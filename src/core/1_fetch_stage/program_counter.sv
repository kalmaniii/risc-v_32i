==> flow/design.v <==
`timescale 1ns / 1ps
module ProgramCounter(
    input wire logic clk,
    input wire logic rst_n,
    input var logic branch_taken,
    input var logic is_jal_instruction,
    input var logic is_jalr_instruction,
    input var logic [31:0] jalr_address,
    input var logic [31:0] branch_address,
    output var logic [31:0] pc
);
    always @(posedge clk, negedge rst_n) begin
        if (!rst_n) pc <= 0;
        else begin
            if (branch_taken || is_jal_instruction) pc <= pc + (branch_address << 1);
            else if (is_jalr_instruction) pc <= jalr_address;
            else pc <= pc + 4;
        end
    end
endmodule
# ---- From RTL to reports: ProgramCounter
# What the tools print for ProgramCounter, step after step.
# Line numbers count from 1 in the design file above.
# Library cell names are shortened.
# Not given: --
dict set report setup {
  design {ProgramCounter}
  clk_port {clk}
  library {sky130hd}
  lib_corner {tt_025C_1v80}
}

# ---- Elaborated design
# Counts by Yosys on the flattened word-level netlist (proc, flatten, opt, wreduce; memories kept). Register bits leave out memories and registers merged into their read ports (data or address); mux counts leave out enables and synchronous resets folded into registers. Print and check cells are left out. Cells with the same type and inputs are merged into one.
dict set report op_classes {
  mux 2
  div_mod_pow 0
  shift 0
  n_mul 0
  add_sub_neg 2
  reduce_and_logical 1
  eq_ne 0
  cmp 0
  n_logic 0
}
# operator count
set ops {}
lappend ops {{32-bit 2-to-1 mux} 2}
lappend ops {{32-bit by 3-bit adder with 32-bit output with constant B} 1}
lappend ops {{32-bit adder} 1}
lappend ops {{1-bit logical OR} 1}
dict set report word_totals {
  regBits 32
  memories 0
  rom_bits 0
  wordCells 6
  clocked_rd_ports_x_width 0
  ram_bits 0
  input_bits 69
  output_inout_bits 32
  latchBits 0
}

# ---- Longest topological paths
# Depth = most cells in a row (Yosys ltp): at word level without a register or memory, in the mapped netlist without a sequential cell, where the memories' decode and read muxes count.
dict set report depth {
  depth_word 3
  abc_area 0
  depth_mapped 11
  depth_no_buf 11
}

# ---- After synthesis
# Source: synth_stat.txt of the flow (Yosys; design flattened, memories mapped). It holds for the ABC_AREA given above (unset counts as 0); a run with the other value may have another netlist.
# type count type_area_um2
set types {}
lappend types {dfrtp_1 32 800.768}
lappend types {ha_1 31 387.872}
lappend types {xnor2_1 27 236.477}
lappend types {xor2_1 22 192.685}
lappend types {a21oi_1 37 185.178}
lappend types {o21ai_0 35 175.168}
lappend types {a21o_1 22 165.158}
lappend types {nand2_1 38 142.637}
lappend types {nor2_1 36 135.13}
lappend types {a211oi_1 16 120.115}
lappend types {nand3_1 18 90.086}
lappend types {nand4_1 13 81.328}
lappend types {and3_1 11 68.816}
lappend types {o211ai_1 7 52.55}
lappend types {mux2i_1 5 50.048}
lappend types {nor3_1 10 50.048}
lappend types {clkbuf_1 13 48.797}
lappend types {nand2b_1 6 37.536}
# Other cell types: 37; their cells: 74.
dict set report mapped {
  flip_flops 32
  buf_cells 18
  mapped_area_um2 3565.9
  cell_count 453
  seq_area_um2 800.8
}

# ---- Timing after synthesis
# Source: OpenSTA report_checks on the synthesized netlist (no wires, ideal clock, input and output delay 20% of the period each), path of least setup slack; recovery checks are left aside. Register names are those of the netlist, which keeps one name where synthesis merged equal registers.
dict set report synth_path {
  path_type {input to register}
  start {input branch_address[17]}
  end {register pc[27]}
  t_required_ps 3022
  n_path_buf 0
  path_delay_ps 2174
  setup_ps 128
  path_slack_ps 346
  arrival_ps 2676
  in_delay_ps 630
  driving_pins 9
  t_first_pin_ps 630
  tclk_ps 3150
  synth_period_reached_ps 2804
}
# "path_delay_ps" = arrival - input delay + setup time.
# "driving_pins" counts driving pins, that of a launching flip-flop among them; a cell with two outputs on the path counts twice.
# "synth_period_reached_ps" is the clock period less the worst setup slack; recovery checks do not enter. This is arithmetic on one report: input and output delays are still those of the set period (20% each).
# The rows between start and end are the longest chain of elaborated cells between them; the timing report does not say that the signal goes this way. Where chains are equally long, one stands for them.
# A line is the first line of the expression or statement that the cell stems from. Yosys adds cells for indexed reads and writes and turns some case tables into memories.
# At most two assigning lines are given for a register; there are more.
dict set report synth_between {
  cell_sequence {ha_1 > and4_1 > and2_4 > a221o_1 > or3_1 > a31o_2 > and4_4 > nor4_1 > nor3_1}
  elab_chain_len 2
  cells_between 2
  cone_lines 1
  classes_between {1 x add/sub; 1 x mux}
}
# item line
set synth_lines {}
lappend synth_lines {{from (decl)} 9} ;# input var logic [31:0] branch_address,
lappend synth_lines {{32-bit adder} 15} ;# if (branch_taken || is_jal_instruction) pc <= pc + (branch_address << 1);
lappend synth_lines {{32-bit 2-to-1 mux} 15}
lappend synth_lines {{to (assign)} 15}
lappend synth_lines {{to (assign)} 16} ;# else if (is_jalr_instruction) pc <= jalr_address;
lappend synth_lines {{to (decl)} 10} ;# output var logic [31:0] pc

; ProgramCounter on sky130hd: 2 stored runs with different settings, listed in no order. Input and output delays are each 20% of the period that was set; the output load is 0.01 pF.

[entry A: settings]
period_ns = 4.5
CORE_UTILIZATION = 65
PLACE_DENSITY = 0.68
CORE_ASPECT_RATIO = 1.09
CORE_MARGIN = 10
CELL_PAD_IN_SITES_DETAIL_PLACEMENT = 2
TNS_END_PERCENT = 80
GPL_TIMING_DRIVEN = 1
GPL_ROUTABILITY_DRIVEN = 1
CTS_CLUSTER_SIZE = 67
CAP_MARGIN = 15
SLEW_MARGIN = 20
[entry A: results]
outcome = stopped before the end: placement reported a tool error

[entry B: settings]
period_ns = 4.45
CORE_UTILIZATION = 61
SETUP_SLACK_MARGIN = 0.82
PLACE_DENSITY_LB_ADDON = 0.08
HOLD_SLACK_MARGIN = -0.04
CELL_PAD_IN_SITES_DETAIL_PLACEMENT = 2
CTS_CLUSTER_DIAMETER = 211
CAP_MARGIN = 5
SLEW_MARGIN = 40
CORE_MARGIN = 2
[entry B: results]
outcome = stopped before the end: placement reported a tool error
